==> flow/design.v <==
module CONV(
 input  reset,  
 input  clk,  
 input wire signed [7: 0] CONV_iData0,  
 input wire signed [7: 0] CONV_iData1,  
 output reg signed [8: 0] CONV_oData  
);
parameter LengthOfConv = 8;   
parameter InState =   4'b0001,
          ConvState = 4'b0010,
		  OutState =  4'b0100,
		  ClrState =  4'b1000;
reg [7:0] CONV_iData0reg; 
reg [7:0] CONV_iData1reg; 
reg [8:0] CONV_oDatareg; 
reg [7:0] CONV_iD0;  
reg [7:0] CONV_iD1;  
reg [3:0] state,nextstate;
initial
	 begin
	end
 always @ (posedge clk)  
begin
	if(reset == 0)
	begin
		CONV_iData0reg <= 8'b0;
		CONV_iData1reg <= 8'b0;
		CONV_oDatareg <= 9'b0;
	    CONV_iD0 <= 8'b0;
        CONV_iD1 <= 8'b0;
	end
	else
	begin
		state <= InState;
		nextstate <= ConvState;
		 if (state == InState)  
		begin
				CONV_iData0reg <= CONV_iData0;
				CONV_iData1reg <= CONV_iData1;
				 CONV_oData <= 0;  
				state <= nextstate;
				nextstate  <= OutState;
		end
		 if (state == ConvState)  
		    begin
			  CONV_oData <= 0;  
			    CONV_oDatareg<= CONV_iData0reg*(1) + CONV_iData1reg*(-1);
				 CONV_iD0<=CONV_iData0reg*(1);
                 CONV_iD1<=CONV_iData1reg*(-1);
				state <= nextstate;
				nextstate  <= ClrState;
			end
		 if (state == OutState)  
		begin
			CONV_oData <= CONV_oDatareg; 
				state <= nextstate;
				nextstate  <= InState;
		end 
		 if (state == ClrState)  
		begin
			 CONV_oData <= 0;  
			CONV_oDatareg <= 0;
				state <= nextstate;
				nextstate  <= ConvState;
		end 
	end
end
endmodule
Tool chain data of CONV
Tool output for the design above, in the order of the flow.
Lines are those of the file above, counted from 1.
Not given: n/a
- top module: CONV
- clock input: clk
- cell library: sky130hd
- timing corner: tt_025C_1v80

Word level
Yosys after proc, flatten, opt, wreduce and memory -nomap, before mapping. Memory bits, and registers merged into a memory's read port (data or address), are not among the register bits. Print and check cells are not counted. Equal cells are merged and count once.
- flip-flop bits (word level) at 42
- noted reductions and logical operators: 5
- bitwise logic cells: 1
- noted add/subtract/negate cells: 1
- noted muxes and demuxes: 10
- multipliers at 1
- equal/unequal tests at 4
- operator list (operator ; number):
    8-bit by 32-bit multiplier with 9-bit output (second input constant) ; 1
    9-bit 2-to-1 mux ; 3
    4-bit 2-to-1 mux ; 5
    8-bit by 9-bit adder with 9-bit output ; 1
    2-bit OR reduction ; 2
    4-bit by 1-bit equality test with 1-bit output (second input constant) ; 1
    4-bit by 2-bit equality test with 1-bit output (second input constant) ; 1
    4-bit by 3-bit equality test with 1-bit output (second input constant) ; 1
    4-bit equality test (second input constant) ; 1
    4-bit nonzero test ; 1
    3-bit OR reduction ; 1
    3-bit 2-to-1 mux ; 1
    2-bit AND reduction ; 1
    2-bit 2-to-1 mux ; 1
    1-bit inverter ; 1

Logic depth
Yosys ltp: most cells in a row. Word level: on the elaborated netlist, between registers, memories and ports. Mapped: between sequential cells and ports; inverters and the memories' decode and read muxes count.
- word-level depth at 5
- noted ABC_AREA: 0
- noted gate-level depth with buffers: 14
- depth with buffers taken out at 14

Synthesis result
The flow's flattened synthesis, as Yosys stat reports it; memories are mapped. The netlist is that of the ABC_AREA named above (0 if unset); the other value can give another one.
- noted mapped flip-flops: 42
- standard cells after synthesis: 246
- area of sequential cells at 0.001011 mm^2
- buffers: 8
- chip area (Yosys): 0.0025725 mm^2
- cell types (cell type ; number ; total area (um^2)):
    sky130_fd_sc_hd__edfxtp_1 ; 17 ; 510.49
    sky130_fd_sc_hd__dfxtp_1 ; 25 ; 500.48
    sky130_fd_sc_hd__fa_1 ; 22 ; 440.422
    sky130_fd_sc_hd__ha_1 ; 19 ; 237.728
    sky130_fd_sc_hd__nand2_1 ; 45 ; 168.912
    sky130_fd_sc_hd__inv_1 ; 34 ; 127.622
    sky130_fd_sc_hd__a21boi_1 ; 16 ; 120.115
    sky130_fd_sc_hd__xnor2_1 ; 10 ; 87.584
    sky130_fd_sc_hd__and2_1 ; 13 ; 81.328
    sky130_fd_sc_hd__a21oi_1 ; 9 ; 45.043
    sky130_fd_sc_hd__xnor3_1 ; 1 ; 22.522
    sky130_fd_sc_hd__xor2_1 ; 2 ; 17.517
    sky130_fd_sc_hd__o41ai_2 ; 1 ; 16.266
    sky130_fd_sc_hd__a211oi_1 ; 2 ; 15.014
    sky130_fd_sc_hd__a21o_1 ; 2 ; 15.014
    sky130_fd_sc_hd__clkbuf_1 ; 4 ; 15.014
    sky130_fd_sc_hd__nand3b_1 ; 2 ; 15.014
    sky130_fd_sc_hd__nor2_1 ; 4 ; 15.014
Not listed: further types 13, cells in them 18.

Path before layout
OpenSTA on the mapped netlist: ideal clock, no wires. The path of least setup slack (recovery checks aside). Input and output delay are each 20% of the period. Register names are those of the netlist, which keeps one name where synthesis merged equal registers.
- kind: reg-to-reg
- start: register CONV_iData1reg[2]
- end: register CONV_oDatareg[8]
- noted arrival: 3.573 ns
- path delay: 3.726 ns
- noted setup slack: 2.413 ns
- noted driving pins on the path: 13
- period: 6.14 ns
- time at the first pin at 0.000 ns
- synthesis period reached: 3.727 ns
"path delay" = arrival - input delay + setup time.
"driving pins on the path": output pins that drive a net of the path, with the launching flip-flop's if there is one; two outputs of one cell count as two.
"synthesis period reached" is the clock period less the worst setup slack; recovery checks do not enter. This is arithmetic on one report: input and output delays are still those of the set period (20% each).
Between the ends stands the longest chain of elaborated cells between them, by number of cells; it is not shown to be the way that was timed. Of several equally long chains one is given.
Each line given opens the expression or statement behind the cell; cells for indexed reads and writes are added by Yosys, which also makes memories of some case tables.
At most two assigning lines are given for a register; there are more.
- cell sequence: sky130_fd_sc_hd__dfxtp_1 -> sky130_fd_sc_hd__fa_1 -> sky130_fd_sc_hd__inv_1 -> sky130_fd_sc_hd__fa_1 -> sky130_fd_sc_hd__inv_1 -> sky130_fd_sc_hd__fa_1 -> sky130_fd_sc_hd__inv_1 -> sky130_fd_sc_hd__fa_1 -> sky130_fd_sc_hd__xor2_1 -> sky130_fd_sc_hd__xnor3_1 -> sky130_fd_sc_hd__xnor2_1 -> sky130_fd_sc_hd__xnor2_1 -> sky130_fd_sc_hd__a211oi_2
- cells in the longest elaborated chain: 2
- ends and longest elaborated chain, post-synthesis (element ; line ; source):
    start, declared ; 14 ; reg [7:0] CONV_iData1reg;
    start, assigned ; 27 ; CONV_iData1reg <= 8'b0;
    start, assigned ; 39 ; CONV_iData1reg <= CONV_iData1;
    8-bit by 32-bit multiplier with 9-bit output ; 47 ; CONV_oDatareg<= CONV_iData0reg*(1) + CONV_iData1reg*(-1);
    8-bit by 9-bit adder with 9-bit output ; 47 ;
    end, assigned ; 47 ;
    end, assigned ; 62 ; CONV_oDatareg <= 0;
    end, declared ; 15 ; reg [8:0] CONV_oDatareg;

Worst path after layout
From the final timing report of stored run 1: the path of least setup slack in the routed layout; clock arrival at registers is part of the times.
- kind: reg-to-reg
- start: register CONV_iData1reg[2]
- end: register CONV_oDatareg[8]
- noted driving pins on the path: 13
- period: 5.64 ns
- noted setup slack: 1.75 ns
- time at the first pin at 0.29 ns
- noted arrival: 4.04 ns
Between the ends stands the longest chain of elaborated cells between them, by number of cells; it is not shown to be the way that was timed. Of several equally long chains one is given.
At most two assigning lines are given for a register; there are more.
- cell sequence: sky130_fd_sc_hd__dfxtp_1 -> sky130_fd_sc_hd__fa_1 -> sky130_fd_sc_hd__inv_1 -> sky130_fd_sc_hd__fa_1 -> sky130_fd_sc_hd__inv_1 -> sky130_fd_sc_hd__fa_1 -> sky130_fd_sc_hd__inv_1 -> sky130_fd_sc_hd__fa_1 -> sky130_fd_sc_hd__xor2_1 -> sky130_fd_sc_hd__xnor3_1 -> sky130_fd_sc_hd__xnor2_1 -> sky130_fd_sc_hd__xnor2_1 -> sky130_fd_sc_hd__a211oi_2
- cells in the longest elaborated chain: 2
- ends and longest elaborated chain, post-layout (element ; line ; source):
    start, declared ; 14 ; reg [7:0] CONV_iData1reg;
    start, assigned ; 27 ; CONV_iData1reg <= 8'b0;
    start, assigned ; 39 ; CONV_iData1reg <= CONV_iData1;
    8-bit by 32-bit multiplier with 9-bit output ; 47 ; CONV_oDatareg<= CONV_iData0reg*(1) + CONV_iData1reg*(-1);
    8-bit by 9-bit adder with 9-bit output ; 47 ;
    end, assigned ; 47 ;
    end, assigned ; 62 ; CONV_oDatareg <= 0;
    end, declared ; 15 ; reg [8:0] CONV_oDatareg;

Data sheet: physical implementation of CONV

2 stored runs of CONV in the flow (synthesis by Yosys, layout by OpenROAD, sky130hd cells), in arbitrary order. Constraints: input delay and output delay 20% of the set period each, output load 0.01 pF.
"achieved period" = clock period - worst setup slack. The figure is calculated, with input and output delays left at 20% of the set period.
"worst path time" = time allowed to the worst setup path (clock period - input delay - output delay, where it has them) - its slack; a late launch clock adds to it, a late capture clock takes from it.
"total power after layout": no workload was simulated; the value follows from the tool's default switching activity.

Stored run 1
Settings were period_ns = 5.64; CAP_MARGIN = 20; CORE_MARGIN = 2; CORE_UTILIZATION = 40; SLEW_MARGIN = 20
- total negative setup slack at 0.000 ns
- noted the total power after layout: 731.5 µW
- worst-case hold slack at 0.452 ns
- worst path time at 3.89 ns
- kind of the worst setup path: reg-to-reg
- achieved period: 3.887 ns
- noted the worst setup slack after layout: 1.753 ns
- noted the area of the die: 0.0070888 mm^2
- noted the post-route utilization: 0.474
- standard-cell area of the final layout at 0.0029779 mm^2
- netlist area reported by Yosys: 0.0025725 mm^2

Stored run 2
Settings were period_ns = 7.98; CORE_UTILIZATION = 63; PLACE_DENSITY = 0.41; CELL_PAD_IN_SITES_DETAIL_PLACEMENT = 2; GPL_ROUTABILITY_DRIVEN = 1; SLEW_MARGIN = 15; CAP_MARGIN = 20; CORE_MARGIN = 2
- unfinished; error DPL-0033 in placement
